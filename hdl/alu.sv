==> flow/design.v <==
`timescale 1ns/1ps
localparam ASCII_a = 8'h61;
parameter STACKPAGE = 8'h01;
parameter T0      =10'b0000000001;
parameter T1      =10'b0000000010;
parameter T2      =10'b0000000100;
parameter T3      =10'b0000001000;
parameter T4      =10'b0000010000;
parameter T5      =10'b0000100000;
parameter T6      =10'b0001000000;
parameter T7      =10'b0010000000;
parameter TRMW1   =10'b0100000000;
parameter TRMW2   =10'b1000000000;
parameter TJAM    =10'b0;
parameter OP_BRK      = 5'h00;    
parameter OP_JSR      = 5'h01;    
parameter OP_RTI      = 5'h02;    
parameter OP_RTS      = 5'h03;    
parameter OP_IMP      = 5'h04;    
parameter OP_IMM      = 5'h05;    
parameter OP_ZPG      = 5'h06;    
parameter OP_ZXY      = 5'h07;    
parameter OP_XIN      = 5'h08;    
parameter OP_INY      = 5'h09;    
parameter OP_ABS      = 5'h0a;    
parameter OP_AXY      = 5'h0b;    
parameter OP_PUS      = 5'h0c;    
parameter OP_PUL      = 5'h0d;    
parameter OP_JUM      = 5'h0e;    
parameter OP_JIN      = 5'h0f;    
parameter OP_BRA      = 5'h10;    
parameter OP_BNT      = 5'h11;    
parameter OP_JAM      = 5'h1f;
parameter ADDR_Z      = 6'b000000;
parameter ADDR_PC     = 6'b000001;
parameter ADDR_DATA   = 6'b000010;
parameter ADDR_ALU    = 6'b000100;
parameter ADDR_INT    = 6'b001000;
parameter ADDR_STACK  = 6'b010000;
parameter ADDR_HOLD   = 6'b100000;
parameter REG_Z =    7'b0000000;
parameter REG_A =    7'b0000001;   
parameter REG_X =    7'b0000010;   
parameter REG_Y =    7'b0000100;   
parameter REG_S =    7'b0001000;   
parameter REG_ADD =  7'b0010000;   
parameter REG_D =    7'b0100000;   
parameter REG_ADH =  7'b1000000;    
parameter STACK_A   = 4'b0001;
parameter STACK_P   = 4'b0010;
parameter STACK_PCL = 4'b0100;
parameter STACK_PCH = 4'b1000;
parameter ALU_NOP   = 5'b00000;
parameter ALU_AND   = 5'b00001;
parameter ALU_ORA   = 5'b00010;
parameter ALU_XOR   = 5'b00100;
parameter ALU_SHR   = 5'b01000;
parameter ALU_SUM   = 5'b10000;
parameter ALU_NOF  = 4'b0000;    
parameter ALU_CIP  = 4'b0001;    
parameter ALU_CI1  = 4'b0010;    
parameter ALU_BIZ  = 4'b0100;    
parameter ALU_BIN  = 4'b1000;    
parameter ALU_INC  = ALU_BIZ | ALU_CI1;  
parameter ALU_DEC  = ALU_BIZ | ALU_BIN;  
parameter OP_AND = {ALU_NOF, ALU_AND};
parameter OP_ORA = {ALU_NOF, ALU_ORA};
parameter OP_XOR = {ALU_NOF, ALU_XOR};
parameter OP_NOP = {ALU_NOF, ALU_NOP};
parameter OP_ADC = {ALU_CIP, ALU_SUM};
parameter OP_SBC = {ALU_BIN | ALU_CIP, ALU_SUM};
parameter OP_CMP = {ALU_BIN | ALU_CI1, ALU_SUM};
parameter OP_INC = {ALU_INC, ALU_SUM};
parameter OP_DEC = {ALU_DEC, ALU_SUM};
parameter OP_LSR = {ALU_NOF, ALU_SHR};
parameter OP_ROR = {ALU_CIP, ALU_SHR};
parameter OP_ASL = {ALU_NOF, ALU_SUM};  
parameter OP_ROL = {ALU_CIP, ALU_SUM};  
parameter FL_N = 8'b10000000;    
parameter FL_V = 8'b01000000;    
parameter FL_U = 8'b00100000;    
parameter FL_B = 8'b00010000;    
parameter FL_D = 8'b00001000;    
parameter FL_I = 8'b00000100;    
parameter FL_Z = 8'b00000010;    
parameter FL_C = 8'b00000001;    
parameter FL_BU= FL_B | FL_U;
module alu (
    input  logic clk, rst,
    input  logic [8:0] op,
    input  logic [7:0] ai, bi,
    input  logic ci,
    output logic [7:0] out,
    output logic sumC, sumV, bpage
    );
    logic [7:0] a,b;
    logic c;
    wire [3:0] flags = op[8:5];              
    wire [7:0] bz = flags[2] ? 8'b0 : bi;    
    wire [7:0] bzi = flags[3] ? ~bz : bz;    
    logic [4:0] alu_op=0;                      
    always @(posedge clk ) begin
        if (rst) begin
            alu_op <= ALU_NOP;
            a <= 0;
            b <= 0;
            c <= 0;
        end else begin 
            alu_op <= op[4:0];
            a <= ai;
            b <= bzi;
            c <= (flags[0] & ci) | flags[1];
        end
    end
    logic [7:0] sum;
    assign {sumC, sum} = a + b + c;
    assign sumV = (a[7] ^ sum[7]) && (b[7] ^ sum[7]);
    assign bpage = (b[7] == sum[7]) && (b[7] ^ a[7]);
    always_comb begin
        unique case(1'b1)
            alu_op[0]:  out = a & b;
            alu_op[1]:  out = a | b;
            alu_op[2]:  out = a ^ b;
            alu_op[3]:  out = {c, a[7:1]};
            alu_op[4]:  out = sum;
            default:    out = a;
        endcase 
    end
endmodule
# --- Tool chain data of alu ---
# What the tools print for alu, step after step.
# Line numbers count from 1 in the design file above.
# Cell names lack the library's common part.
inputs:
  top: "alu"
  clock: "clk"
  library: "sky130hd"
  pvt_corner: "tt_025C_1v80"

# --- Word level ---
# Counts by Yosys on the flattened word-level netlist (proc, flatten, opt, wreduce; memories kept). Register bits leave out memories and registers merged into their read ports (data or address); mux counts leave out enables and synchronous resets folded into registers. Print and check cells are left out. Cells with the same type and inputs are merged into one.
word_totals:
  rom_bits: 0
  clocked_rd_ports_x_width: 0
  word_cells: 21
  memories: 0
  out_inout_bits: 11
  regBits: 22
  inputBits: 28
  ram_bits: 0
  latch_bits: 0
classes:
  cmp: 0
  addsub: 2
  equal: 1
  mul: 0
  mux: 3
  n_reduce_logical: 2
  shifts: 0
  logic: 9
  div_mod_pow: 0
ops:
  columns: ["op", "n"]
  rows:
  - ["parallel mux 8 bit (select 5 bit)", 1]
  - ["two-way mux 8 bit", 2]
  - ["adder 8 x 8 -> 9 bit", 1]
  - ["adder 9 x 1 -> 9 bit", 1]
  - ["AND 8 bit", 1]
  - ["OR 8 bit", 1]
  - ["bitwise XOR 8 bit", 1]
  - ["NOT 8 bit", 1]
  - ["bitwise XOR 1 bit", 3]
  - ["logical AND 1 bit", 2]
  - ["== test 1 bit", 1]
  - ["AND 1 bit", 1]
  - ["OR 1 bit", 1]

# --- Logic depth ---
# Depth = most cells in a row (Yosys ltp): at word level without a register or memory, in the mapped netlist without a sequential cell, where the memories' decode and read muxes count.
logic_depth:
  ltp_word: 4
  ABC_AREA: 0
  mapped_depth: 8
  ltp_nobuf: 8

# --- Netlist ---
# Source: synth_stat.txt of the flow (Yosys; design flattened, memories mapped). It holds for the ABC_AREA given above (unset counts as 0); a run with the other value may have another netlist.
mapped:
  ffs: 22
  sequential_area_um2: 440.4
  buffers: 7
  stdcells: 188
  yosys_area_um2: 1535.2
types:
  columns: ["cell_type", "n", "type_area_um2"]
  rows:
  - ["dfxtp_1", 22, 440.422]
  - ["ha_1", 16, 200.192]
  - ["nor2b_1", 21, 131.376]
  - ["xnor2_1", 9, 78.826]
  - ["inv_1", 20, 75.072]
  - ["nor2_1", 17, 63.811]
  - ["nand2_1", 15, 56.304]
  - ["a21oi_1", 8, 40.038]
  - ["a221o_1", 4, 40.038]
  - ["fa_1", 2, 40.038]
  - ["o21ai_0", 7, 35.034]
  - ["o21ai_1", 7, 35.034]
  - ["a31oi_1", 4, 25.024]
  - ["a22oi_1", 3, 22.522]
  - ["buf_6", 2, 22.522]
  - ["a211oi_4", 1, 20.019]
  - ["nand2b_1", 3, 18.768]
  - ["a221oi_1", 2, 17.517]
# Other cell types: 21; their cells: 25.

# --- Timing after synthesis ---
# Path of least setup slack by OpenSTA after synthesis, without wires, with an ideal clock, recovery checks aside; 20% of the period is set as input and as output delay. Where synthesis merged equal registers, the netlist keeps one of their names.
synth_timing:
  path_type: "flip-flop to output port"
  start: "register a[0]"
  end: "output port out[6]"
  clock_period_ns: 2.94
  n_path_buf: 0
  output_delay_ns: 0.588
  delay_ns: 1.989
  setup_slack_ns: 0.363
  launch_ns: 0.000
  arrival_time_ns: 1.989
  required_ns: 2.352
  stages: 9
  period_less_setup_slack_ns: 2.577
# "delay_ns" is the arrival time less input delay plus setup time.
# A path that ends at an output port has no setup time.
# "stages": output pins that drive a net of the path, with the launching flip-flop's if there is one; two outputs of one cell count as two.
# "period_less_setup_slack_ns" = period - worst setup slack (recovery checks aside). The figure is calculated, with input and output delays left at 20% of the set period.
# The rows between start and end are the longest chain of elaborated cells between them; the timing report does not say that the signal goes this way. Where chains are equally long, one stands for them.
# Each line given opens the expression or statement behind the cell; cells for indexed reads and writes are added by Yosys, which also makes memories of some case tables.
synth_between:
  cell_sequence: "dfxtp_1 -> fa_1 -> inv_1 -> fa_1 -> nand2b_1 -> a21oi_1 -> o21ai_1 -> nor3b_1 -> o31ai_1"
  elab_chain_cells: 3
  cone_cells: 3
  cone_lines: 2
  classes_between: "2 x add/sub; 1 x mux"
synth_lines:
  columns: ["item", "line", "source"]
  rows:
  - ["from (decl)", 96, "logic [7:0] a,b;"]
  - ["from (assign)", 105, "a <= 0;"]
  - ["from (assign)", 110, "a <= ai;"]
  - ["adder 8 x 8 -> 9 bit", 116, "assign {sumC, sum} = a + b + c;"]
  - ["adder 9 x 1 -> 9 bit", 116, null]
  - ["parallel mux 8 bit (select 5 bit)", 120, "unique case(1'b1)"]
  - ["to (decl)", 93, "output logic [7:0] out,"]

# --- Path in the finished layout ---
# Path of least setup slack in the final report of entry A (OpenROAD, finished layout, wires in). Where an end is a register, its clock arrival counts in the times.
layout_timing:
  path_type: "flip-flop to output port"
  start: "register a[0]"
  end: "output port out[6]"
  setup_slack_ns: 0.68
  clock_period_ns: 4.52
  required_ns: 3.62
  arrival_time_ns: 2.93
  n_path_buf: 1
  stages: 10
  launch_ns: 0.26
  output_delay_ns: 0.90
# The rows between start and end are the longest chain of elaborated cells between them; the timing report does not say that the signal goes this way. Where chains are equally long, one stands for them.
layout_between:
  cell_sequence: "dfxtp_1 -> fa_1 -> inv_1 -> fa_1 -> nand2b_1 -> a21oi_1 -> o21ai_1 -> nor3b_1 -> o31ai_1 -> clkdlybuf4s50_1"
  elab_chain_cells: 3
  cone_cells: 3
  cone_lines: 2
  classes_between: "2 x add/sub; 1 x mux"
layout_lines:
  columns: ["item", "line", "source"]
  rows:
  - ["from (decl)", 96, "logic [7:0] a,b;"]
  - ["from (assign)", 105, "a <= 0;"]
  - ["from (assign)", 110, "a <= ai;"]
  - ["adder 8 x 8 -> 9 bit", 116, "assign {sumC, sum} = a + b + c;"]
  - ["adder 9 x 1 -> 9 bit", 116, null]
  - ["parallel mux 8 bit (select 5 bit)", 120, "unique case(1'b1)"]
  - ["to (decl)", 93, "output logic [7:0] out,"]

# Measured results for alu: 2 stored runs of the Yosys and OpenROAD flow on sky130hd. The settings differ; the order carries no meaning. The constraints put input and output delay at 20% of the set period each and load the outputs with 0.01 pF.
# "period_reached_ns" means the clock period less the worst setup slack. The figure is calculated, with input and output delays left at 20% of the set period.
# "worst_path_time_ns" is the time allowed to the run's worst setup path (the clock period less input and output delay, where it has them) less its slack. Clock arrival times count: a late capture clock shortens it, a late launch clock lengthens it.
# By "power_total_w" is meant OpenSTA's value without simulated activity: inputs other than the clock are taken to toggle once in ten clock periods, and the tool carries that through the logic.
runs:
  - name: "entry A"
    settings:
      period_ns: 4.52
      CAP_MARGIN: 20
      CORE_MARGIN: 2
      CORE_UTILIZATION: 40
      SLEW_MARGIN: 20
    results:
      synthesis_area_um2: 1535.2
      die_footprint_um2: 4349.4
      layout_stdcell_area_um2: 2003.2
      post_route_util_pct: 54.3
      worstSetupSlack_ns: 0.683
      setupTns_ns: 0.000
      hold_ws_ns: 1.185
      power_total_w: 0.0005745
      period_reached_ns: 3.837
      worst_path_time_ns: 2.93
      worstPathKind: "flip-flop to output port"
  - name: "entry B"
    settings:
      period_ns: 2.56
      CORE_UTILIZATION: 32
      SETUP_SLACK_MARGIN: 0.44
      CORE_MARGIN: 6
      CELL_PAD_IN_SITES_DETAIL_PLACEMENT: 0
      TNS_END_PERCENT: 100
      GPL_ROUTABILITY_DRIVEN: 0
      CTS_CLUSTER_DIAMETER: 108
      MIN_ROUTING_LAYER: "met2"
      MAX_ROUTING_LAYER: "met4"
      CAP_MARGIN: 20
      SLEW_MARGIN: 20
    results:
      synthesis_area_um2: 1535.2
      die_footprint_um2: 6604.0
      layout_stdcell_area_um2: 2343.5
      post_route_util_pct: 52.4
      worstSetupSlack_ns: -0.121
      setupTns_ns: -0.373
      hold_ws_ns: 0.799
      power_total_w: 0.001086
      period_reached_ns: 2.681
      worst_path_time_ns: 2.17
      worstPathKind: "flip-flop to output port"
