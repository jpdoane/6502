==> flow/design.v <==
`timescale 1ns/1ps
localparam ASCII_a = 8'h61;
parameter STACKPAGE = 8'h01;
parameter T0      =10'b0000000001;
parameter T1      =10'b0000000010;
parameter T2      =10'b0000000100;
parameter T3      =10'b0000001000;
parameter T4      =10'b0000010000;
parameter T5      =10'b0000100000;
parameter T6      =10'b0001000000;
parameter T7      =10'b0010000000;
parameter TRMW1   =10'b0100000000;
parameter TRMW2   =10'b1000000000;
parameter TJAM    =10'b0;
parameter OP_BRK      = 5'h00;    
parameter OP_JSR      = 5'h01;    
parameter OP_RTI      = 5'h02;    
parameter OP_RTS      = 5'h03;    
parameter OP_IMP      = 5'h04;    
parameter OP_IMM      = 5'h05;    
parameter OP_ZPG      = 5'h06;    
parameter OP_ZXY      = 5'h07;    
parameter OP_XIN      = 5'h08;    
parameter OP_INY      = 5'h09;    
parameter OP_ABS      = 5'h0a;    
parameter OP_AXY      = 5'h0b;    
parameter OP_PUS      = 5'h0c;    
parameter OP_PUL      = 5'h0d;    
parameter OP_JUM      = 5'h0e;    
parameter OP_JIN      = 5'h0f;    
parameter OP_BRA      = 5'h10;    
parameter OP_BNT      = 5'h11;    
parameter OP_JAM      = 5'h1f;
parameter ADDR_Z      = 6'b000000;
parameter ADDR_PC     = 6'b000001;
parameter ADDR_DATA   = 6'b000010;
parameter ADDR_ALU    = 6'b000100;
parameter ADDR_INT    = 6'b001000;
parameter ADDR_STACK  = 6'b010000;
parameter ADDR_HOLD   = 6'b100000;
parameter REG_Z =    7'b0000000;
parameter REG_A =    7'b0000001;   
parameter REG_X =    7'b0000010;   
parameter REG_Y =    7'b0000100;   
parameter REG_S =    7'b0001000;   
parameter REG_ADD =  7'b0010000;   
parameter REG_D =    7'b0100000;   
parameter REG_ADH =  7'b1000000;    
parameter STACK_A   = 4'b0001;
parameter STACK_P   = 4'b0010;
parameter STACK_PCL = 4'b0100;
parameter STACK_PCH = 4'b1000;
parameter ALU_NOP   = 5'b00000;
parameter ALU_AND   = 5'b00001;
parameter ALU_ORA   = 5'b00010;
parameter ALU_XOR   = 5'b00100;
parameter ALU_SHR   = 5'b01000;
parameter ALU_SUM   = 5'b10000;
parameter ALU_NOF  = 4'b0000;    
parameter ALU_CIP  = 4'b0001;    
parameter ALU_CI1  = 4'b0010;    
parameter ALU_BIZ  = 4'b0100;    
parameter ALU_BIN  = 4'b1000;    
parameter ALU_INC  = ALU_BIZ | ALU_CI1;  
parameter ALU_DEC  = ALU_BIZ | ALU_BIN;  
parameter OP_AND = {ALU_NOF, ALU_AND};
parameter OP_ORA = {ALU_NOF, ALU_ORA};
parameter OP_XOR = {ALU_NOF, ALU_XOR};
parameter OP_NOP = {ALU_NOF, ALU_NOP};
parameter OP_ADC = {ALU_CIP, ALU_SUM};
parameter OP_SBC = {ALU_BIN | ALU_CIP, ALU_SUM};
parameter OP_CMP = {ALU_BIN | ALU_CI1, ALU_SUM};
parameter OP_INC = {ALU_INC, ALU_SUM};
parameter OP_DEC = {ALU_DEC, ALU_SUM};
parameter OP_LSR = {ALU_NOF, ALU_SHR};
parameter OP_ROR = {ALU_CIP, ALU_SHR};
parameter OP_ASL = {ALU_NOF, ALU_SUM};  
parameter OP_ROL = {ALU_CIP, ALU_SUM};  
parameter FL_N = 8'b10000000;    
parameter FL_V = 8'b01000000;    
parameter FL_U = 8'b00100000;    
parameter FL_B = 8'b00010000;    
parameter FL_D = 8'b00001000;    
parameter FL_I = 8'b00000100;    
parameter FL_Z = 8'b00000010;    
parameter FL_C = 8'b00000001;    
parameter FL_BU= FL_B | FL_U;
module control (
    input logic clk,
    input logic rst,
    input logic rdy,
    input logic [4:0] op_type,
    input logic wr_op,
    input logic alu_en,
    input logic single_byte,
    input logic stack_ap,
    input logic interrupt,
    input logic aluC,
    input logic aluN,
    input logic idx_XY,
    input logic bpage,
    input logic take_branch,
    input logic sl_op,
    output logic sync,
    output logic exec,
    output logic [3:0] alu_flags,
    output logic [6:0] sb_src,
    output logic inc_pc,
    output logic [5:0] adl_src,
    output logic [5:0] adh_src,
    output logic write_mem,
    output logic dummy_write,
    output logic jump,
    output logic brk_int,
    output logic adl_add,
    output logic alu_az,
    output logic [3:0] stack_push,
    output logic [3:0] stack_read,
    output logic sb_s,
    output logic sb_db
    );
    logic [9:0] Tstate=0;
    logic Tlast, skipT0, toTrmw;
    always @(posedge clk ) begin
        if (rst) begin
            Tstate <= T1;
        end
        else if (rdy) begin
            if (skipT0)
                Tstate <= T1;
            else if (Tlast)
                Tstate <= T0;
            else if (toTrmw)
                Tstate <= TRMW1;
            else
                Tstate <= Tstate << 1;
        end
    end
    wire rmw = wr_op & alu_en;
    logic push_no_update;
    logic [6:0] idx;
    always_comb begin
        Tlast       = 0;
        skipT0      = 0;
        toTrmw      = 0;
        adl_src     = ADDR_PC;
        adh_src     = ADDR_PC;
        inc_pc      = 0;
        exec        = 0;
        dummy_write = 0;
        jump        = 0;
        sync        = 0;
        brk_int     = 0;
        adl_add     = 0;
        idx         = idx_XY ? REG_X : REG_Y;
        stack_push  = 0;
        stack_pull  = 0;
        push        = 0;
        pull        = 0;
        push_no_update = 0;
        sb_s        = 0;
        sb_db        = 0;
        alu_az      = 0;
        alu_flags = ALU_NOF;
        sb_src = REG_Z;
        unique case (1'b1)
            Tstate[0]: begin                                             
                exec = !wr_op;                                           
                inc_pc = !single_byte;                                   
                end
            Tstate[1]: begin                                             
                sync = 1;                                                
                inc_pc = 1;                                              
                end
            Tstate[2]: begin                                             
                unique case(op_type)
                    OP_ZPG: begin
                        {adh_src, adl_src} = {ADDR_Z, ADDR_DATA};        
                        if(rmw) toTrmw = 1;                              
                        else Tlast = 1;
                    end
                    OP_ZXY, OP_XIN: begin
                        {adh_src, adl_src} = {ADDR_Z, ADDR_DATA};        
                        sb_src = idx;                                    
                    end
                    OP_INY: begin
                        {adh_src, adl_src} = {ADDR_Z, ADDR_DATA};        
                        sb_src = REG_D;
                        alu_flags = ALU_INC;                                 
                    end
                    OP_PUS: begin
                        stack_push = stack_ap ? STACK_A : STACK_P;       
                        Tlast = 1;
                    end
                    OP_PUL: begin
                        stack_pull = stack_ap ? STACK_A : STACK_P;       
                    end
                    OP_BRA: begin       
                        inc_pc = 1;            
                        adl_add = 1;                                     
                        skipT0 = !take_branch;                             
                    end
                    OP_BRK: begin
                        stack_push = STACK_PCH;                          
                        inc_pc = !interrupt;                             
                    end
                    OP_JSR: begin
                        {adh_src, adl_src} = {ADDR_STACK, ADDR_STACK};   
                        sb_src = REG_D;                                  
                        sb_s = 1;                                       
                        inc_pc = 1;                                      
                    end
                    OP_RTS: stack_pull = STACK_PCL;
                    OP_RTI: stack_pull = STACK_P;
                    OP_IMM,
                    OP_IMP: begin                                        
                        inc_pc = !single_byte;
                        sb_db = sl_op;                                   
                        exec = 1;
                        skipT0 = 1;
                    end
                    OP_AXY: begin
                        sb_src = idx;                                    
                        inc_pc = 1;                                      
                    end
                    default: inc_pc = 1;                                 
                endcase
                end
            Tstate[3]: begin                                             
                unique case(op_type)
                    OP_ZXY: begin
                        {adh_src, adl_src} = {ADDR_Z, ADDR_ALU};         
                        if(rmw) toTrmw = 1;
                        else Tlast = 1;
                    end
                    OP_XIN: begin
                        {adh_src, adl_src} = {ADDR_Z, ADDR_ALU};         
                        sb_src = REG_ADD;                                
                        alu_flags = ALU_INC;
                    end
                    OP_INY: begin
                        {adh_src, adl_src} = {ADDR_Z, ADDR_ALU};         
                        sb_src = idx;                                    
                    end
                    OP_ABS: begin
                        {adh_src, adl_src} = {ADDR_DATA, ADDR_ALU};      
                        if(rmw) toTrmw = 1;                              
                        else Tlast = 1;
                    end
                    OP_AXY: begin
                        {adh_src, adl_src} = {ADDR_DATA, ADDR_ALU};      
                        if (aluC) begin
                            sb_src = REG_D;
                            alu_flags = ALU_INC;             
                        end
                        else Tlast = !wr_op;
                    end
                    OP_BRA: begin                        
                        {adh_src, adl_src} = {ADDR_PC, ADDR_ALU};
                        sb_src = REG_ADH;                                     
                        alu_flags = aluN ? ALU_DEC : ALU_INC;
                        if (!bpage) begin
                            jump = 1;                                   
                            skipT0 = 1;                                
                        end
                    end
                    OP_JUM: begin
                        {adh_src, adl_src} = {ADDR_DATA, ADDR_ALU};      
                        jump = 1;
                        skipT0 = 1;                                
                    end
                    OP_JIN: begin
                        {adh_src, adl_src} = {ADDR_DATA, ADDR_ALU};      
                        sb_src = REG_ADD;
                        alu_flags = ALU_INC;                                
                    end
                    OP_PUL: begin
                        {adh_src, adl_src} = {ADDR_STACK, ADDR_STACK};
                        Tlast = 1;
                    end
                    OP_RTS: stack_pull = STACK_PCH;
                    OP_BRK: stack_push = STACK_PCL;
                    OP_RTI: stack_pull = STACK_PCL;
                    OP_JSR: begin                                       
                        {adh_src, adl_src} = {ADDR_HOLD, ADDR_HOLD};     
                        stack_push = STACK_PCH;                          
                        push_no_update = 1;                              
                        adl_add = 1;                                     
                        alu_flags = ALU_DEC;
                    end
                    default: ;
                endcase
                end
            Tstate[4]: begin                                             
                unique case(op_type)
                    OP_AXY: begin
                        {adh_src, adl_src} = {ADDR_ALU, ADDR_HOLD};      
                        if(rmw) toTrmw = 1;                              
                        else Tlast = 1;
                    end
                    OP_XIN: begin
                        {adh_src, adl_src} = {ADDR_Z, ADDR_ALU};         
                    end
                    OP_INY: begin
                        {adh_src, adl_src} = {ADDR_DATA, ADDR_ALU};      
                        if (aluC) begin
                            alu_flags = ALU_INC;                      
                            sb_src = REG_D;
                        end
                        else Tlast = !wr_op;
                    end
                    OP_BRA: begin
                        {adh_src, adl_src} = {ADDR_ALU, ADDR_HOLD};      
                        jump = 1;
                        skipT0 = 1;                                
                    end
                    OP_JIN: begin
                        {adh_src, adl_src} = {ADDR_HOLD, ADDR_ALU};      
                    end
                    OP_BRK: stack_push = STACK_P;
                    OP_RTI: stack_pull = STACK_PCH;
                    OP_JSR: begin                                        
                        {adh_src, adl_src} = {ADDR_HOLD, ADDR_ALU};      
                        stack_push = STACK_PCL;                          
                        push_no_update = 1;                              
                        adl_add = 1;                                     
                        alu_flags = ALU_DEC;
                    end
                    OP_RTS: begin
                        alu_az = 1;                                      
                    end
                    default: ;
                endcase
                end
            Tstate[5]: begin                                             
                unique case(op_type)
                    OP_XIN: begin
                        {adh_src, adl_src} = {ADDR_DATA, ADDR_ALU};      
                        Tlast = 1;
                    end
                    OP_INY: begin
                        {adh_src, adl_src} = {ADDR_ALU, ADDR_HOLD};      
                        Tlast = 1;
                    end
                    OP_JIN: begin
                        {adh_src, adl_src} = {ADDR_DATA, ADDR_ALU};      
                        jump = 1;
                        skipT0 = 1;                                
                    end
                    OP_BRK: begin
                        {adh_src, adl_src} = {ADDR_INT, ADDR_INT};       
                        adl_add = 1;
                        alu_flags = ALU_INC;                                
                        brk_int = 1;
                    end
                    OP_JSR: begin                                        
                        sb_src = REG_ADD;                                
                        alu_flags = ALU_BIZ;                               
                    end
                    OP_RTS: begin
                        {adh_src, adl_src} = {ADDR_DATA, ADDR_ALU};      
                        jump = 1;
                        Tlast = 1;                                       
                    end
                    OP_RTI: begin
                        alu_az = 1;                                      
                    end
                    default: ;
                endcase
                end                
            Tstate[6]: begin                                             
                unique case(op_type)
                    OP_BRK: begin
                        {adh_src, adl_src} = {ADDR_INT, ADDR_ALU};       
                    end
                    OP_RTI: begin
                        {adh_src, adl_src} = {ADDR_DATA, ADDR_ALU};      
                        jump = 1;
                        skipT0 = 1;                                
                    end
                    OP_JSR: begin
                        sb_src = REG_ADD;                                
                        sb_s = 1;
                        {adh_src, adl_src} = {ADDR_DATA, ADDR_STACK};    
                        jump = 1;
                        skipT0 = 1;                                
                    end
                    default: ;
                endcase
                end      
            Tstate[7]: begin                                             
                    {adh_src, adl_src} = {ADDR_DATA, ADDR_ALU};          
                    jump = 1;
                    skipT0 = 1;                                
                end      
            Tstate[8]: begin                                             
                    {adh_src, adl_src} = {ADDR_HOLD, ADDR_HOLD};
                    dummy_write = 1;
                    exec = 1;
                    end
            Tstate[9]: begin                                             
                    {adh_src, adl_src} = {ADDR_HOLD, ADDR_HOLD};
                    Tlast = 1;
                    end
            default: begin
                end                
        endcase
        push = (stack_push != 0) & !push_no_update;
        pull = stack_pull != 0;
        if (push | pull) begin     
            alu_flags = push ? ALU_DEC : ALU_INC;
            adh_src = ADDR_STACK;
            sb_src = REG_S;
            adl_src = stack_r ? ADDR_ALU : ADDR_STACK;
        end
        if (stack_r) begin   
            sb_src = REG_ADD;
            sb_s = 1;
        end
        if (pull_r)
            {adh_src, adl_src} = {ADDR_STACK, ADDR_ALU};
        write_mem = ( wr_op & Tlast ) | push_no_update | push | dummy_write;
    end
    logic push, pull, pull_r, stack_r;
    logic [3:0] stack_pull, stack_pull_r;
    always @(posedge clk ) begin
        if (rst) begin
            pull_r <= 0;
            stack_r <= 0;
            stack_pull_r <= 0;
            stack_read <= 0;
        end else begin
            pull_r <= pull;
            stack_r <= push | pull;
            stack_pull_r <= stack_pull;
            stack_read <= stack_pull_r;
        end
    end
endmodule
* Tool chain data of control
The steps from the RTL of control to its reports follow in flow order. Line numbers count from 1 in the design file above. Cell names lack the library's common part. Not given: --
Inputs: top module control, clock clk, cell library sky130hd, timing corner tt_025C_1v80

* Word-level counts
Source: Yosys, flattened and elaborated, memories not mapped. Widths are those after wreduce; folded enables and synchronous resets count as part of the registers. Registers that Yosys merges into a memory's read port (data or address) are not register bits. Print and check cells do not count. Equal cells are merged and count once.
Storage and ports: clocked read ports x word width 0, RAM bits 0, bits in registers 20, output and inout bits 42, memories kept 0, bits in latches 0, bits of input ports 19, bits in read-only memories 0
Cells by class: equality and inequality tests 16, bitwise logic cells 7, magnitude comparators 0, $mul 0, div/mod/pow operators 0, multiplexer cells 86, add/sub/neg operators 0, reductions and logical operators 30, shift-type cells 0
Operator list (count):
- parallel mux 6 bit (select 7 bit) | 2
- parallel mux 7 bit (select 4 bit) | 2
- parallel mux 6 bit (select 4 bit) | 2
- equality test 5 x 4 -> 1 bit with constant B | 8
- parallel mux 4 bit (select 2 bit) | 5
- parallel mux 6 bit (select 3 bit) | 2
- parallel mux 4 bit (select 3 bit) | 3
- 2-to-1 mux 6 bit | 6
- parallel mux 4 bit (select 4 bit) | 2
- parallel mux 5 bit (select 2 bit) | 3
- 2-to-1 mux 10 bit | 3
- OR reduction 2 bit | 13
- 2-to-1 mux 1 bit | 25
- parallel mux 6 bit (select 2 bit) | 2
- equality test 5 x 3 -> 1 bit with constant B | 4
- parallel mux 1 bit (select 3 bit) | 6
- OR reduction 8 bit | 2
- 2-to-1 mux 4 bit | 4
- 2-to-1 mux 7 bit | 2
- OR reduction 3 bit | 4
- OR reduction 4 bit | 3
- parallel mux 3 bit (select 2 bit) | 2
- equality test 5 x 2 -> 1 bit with constant B | 2
- parallel mux 1 bit (select 5 bit) | 2
- 2-to-1 mux 5 bit | 2
- parallel mux 1 bit (select 2 bit) | 5
- parallel mux 3 bit (select 3 bit) | 1
- 2-to-1 mux 3 bit | 3
Not listed: further kinds 9, cells in them 19.

* Logic depth
Longest topological path by Yosys (ltp), each cell counted once; first at word level (registers and memories cut), then after technology mapping (sequential cells cut; the memories' decode and read muxes count).
Logic depth: word-level depth 8, ABC_AREA 0, mapped depth 8, gate-level depth less buffers 6

* Synthesis result
The flow's flattened synthesis, as Yosys stat reports it; memories are mapped. The netlist is that of the ABC_AREA named above (0 if unset); the other value can give another one.
Synthesis totals: cells in the netlist 306, chip area (Yosys) 2224.6 sq um, buffer cells 31, mapped flip-flops 20
Cells by type:
- dfxtp_1 | count 20, total area 400.384 sq um
- a21oi_1 | count 27, total area 135.13 sq um
- o41ai_2 | count 7, total area 113.859 sq um
- nand2_1 | count 24, total area 90.086 sq um
- nand3_1 | count 18, total area 90.086 sq um
- nor2_1 | count 24, total area 90.086 sq um
- nor2b_1 | count 13, total area 81.328 sq um
- o21ai_0 | count 15, total area 75.072 sq um
- nand2b_1 | count 11, total area 68.816 sq um
- clkbuf_1 | count 13, total area 48.797 sq um
- buf_4 | count 6, total area 45.043 sq um
- and4_1 | count 5, total area 43.792 sq um
- nor4_1 | count 7, total area 43.792 sq um
- inv_1 | count 11, total area 41.29 sq um
- buf_2 | count 8, total area 40.038 sq um
- a211oi_1 | count 5, total area 37.536 sq um
- o211ai_1 | count 5, total area 37.536 sq um
- nand4b_1 | count 4, total area 35.034 sq um
Other cell types: 59; their cells: 83.

* Timing after synthesis
Source: OpenSTA report_checks on the synthesized netlist (no wires, ideal clock, input and output delay 20% of the period each), path of least setup slack; recovery checks are left aside. Register names are those of the netlist, which keeps one name where synthesis merged equal registers.
Timing post-synthesis: kind input -> output, start input port op_type[1], end output port alu_flags[1], launch time at the first pin 640 ps, data arrival time 2092 ps, slack 468 ps, output delay 640 ps, period 3200 ps, path delay 1452 ps, data required time 2560 ps, stages on the path 7, period reached after synthesis 2732 ps
"path delay" is the arrival time less input delay plus setup time. At an output port there is no setup time. "stages on the path": output pins that drive a net of the path, with the launching flip-flop's if there is one; two outputs of one cell count as two. "period reached after synthesis" = period - worst setup slack (recovery checks aside). The figure is calculated, with input and output delays left at 20% of the set period. Between the ends stands the longest chain of elaborated cells between them, by number of cells; it is not shown to be the way that was timed. Of several equally long chains one is given. A line is the first line of the expression or statement that the cell stems from. Yosys adds cells for indexed reads and writes and turns some case tables into memories.
Between the ends, post-synthesis: path through or4_1 > clkbuf_1 > or2_1 > inv_2 > a221oi_1 > and2_0 > a21boi_1, cells in the longest elaborated chain 7
Ends and longest elaborated chain, post-synthesis:
- from (decl) | RTL line 92 | input logic [4:0] op_type,
- equality test 5 x 1 -> 1 bit | RTL line 295 | unique case(op_type)
- parallel mux 3 bit (select 2 bit) | RTL line 295
- parallel mux 4 bit (select 3 bit) | RTL line 166 | unique case (1'b1)
- nonzero test 4 bit | RTL line 408 | push = (stack_push != 0) & !push_no_update;
- bitwise AND 1 bit | RTL line 408
- 2-to-1 mux 4 bit | RTL line 411 | alu_flags = push ? ALU_DEC : ALU_INC;
- 2-to-1 mux 4 bit | RTL line 410 | if (push | pull) begin
- to (decl) | RTL line 106 | output logic [3:0] alu_flags,
Nets of the timed path that keep an RTL name, with a line that drives or declares them; the list need not be complete.
Named nets, post-synthesis (RTL line):
- brk_int | 166

* Path in the finished layout
From the final timing report of entry A: the path of least setup slack in the routed layout; clock arrival at registers is part of the times. The report prints the path's times to 10 ps; the period is as set.
Timing after layout: kind input -> output, start input port op_type[2], end output port adh_src[0], data arrival time 2290 ps, output delay 570 ps, data required time 2260 ps, launch time at the first pin 570 ps, slack -30 ps, stages on the path 10, period 2830 ps
Between the ends stands the longest chain of elaborated cells between them, by number of cells; it is not shown to be the way that was timed. Of several equally long chains one is given.
Between the ends, after layout: path through clkbuf_4 > buf_12 > buf_4 > buf_4 > nor2_1 > nand2_1 > a211oi_1 > o2111a_1 > a211oi_1 > clkdlybuf4s15_1, cells in the longest elaborated chain 8
Ends and longest elaborated chain, after layout:
- from (decl) | RTL line 92 | input logic [4:0] op_type,
- equality test 5 x 1 -> 1 bit | RTL line 295 | unique case(op_type)
- parallel mux 3 bit (select 2 bit) | RTL line 295
- parallel mux 4 bit (select 3 bit) | RTL line 166 | unique case (1'b1)
- nonzero test 4 bit | RTL line 408 | push = (stack_push != 0) & !push_no_update;
- bitwise AND 1 bit | RTL line 408
- OR 1 bit | RTL line 410 | if (push | pull) begin
- 2-to-1 mux 6 bit | RTL line 410
- 2-to-1 mux 6 bit | RTL line 420 | if (pull_r)
- to (decl) | RTL line 110 | output logic [5:0] adh_src,

Below are 2 stored runs of the flow (Yosys, OpenROAD; platform sky130hd) on control, each with its settings and what was measured, unordered. Constraints: input delay and output delay 20% of the set period each, output load 0.01 pF.
By "clock period reached" is meant the clock period of the run minus its worst setup slack. This is arithmetic on one report: input and output delays are still those of the set period (20% each).
"worst path time" means the part of the period allowed to the worst setup path (the constraints hold back 20% at inputs and 20% at outputs) less its slack; where the path has registers, the arrival times of their clocks count too.
By "overall power" is meant OpenSTA's value without simulated activity: inputs other than the clock are taken to toggle once in ten clock periods, and the tool carries that through the logic.
"worst path time" is given in steps of 10 ps.

* Entry A | settings: period_ns 2.83; CORE_UTILIZATION 44; CAP_MARGIN 20; CORE_MARGIN 2; SLEW_MARGIN 20 | results: synthesized cell area 2224.6 sq um; overall power 0.8382 mW; worst path time 1730 ps; worst setup path type input -> output; overall die area 5640.8 sq um; lowest setup slack -29 ps; worst hold slack in the final report 437 ps; utilization in the final report 80.0%; clock period reached 2859 ps
* Entry B | settings: period_ns 3.94; CORE_UTILIZATION 15; SETUP_SLACK_MARGIN 0.44; PLACE_DENSITY_LB_ADDON 0.06; HOLD_SLACK_MARGIN -0.04; CELL_PAD_IN_SITES_GLOBAL_PLACEMENT 1; TNS_END_PERCENT 25; ABC_AREA 0; CTS_CLUSTER_SIZE 58; CAP_MARGIN 25; MIN_ROUTING_LAYER met1; MAX_ROUTING_LAYER met5; CORE_MARGIN 2; SLEW_MARGIN 20 | results: clock period reached 3570 ps; lowest setup slack 370 ps; worst path time 1990 ps; worst setup path type input -> output; overall die area 15820.6 sq um; overall power 0.7262 mW; synthesized cell area 2224.6 sq um; utilization in the final report 25.7%; worst hold slack in the final report 450 ps
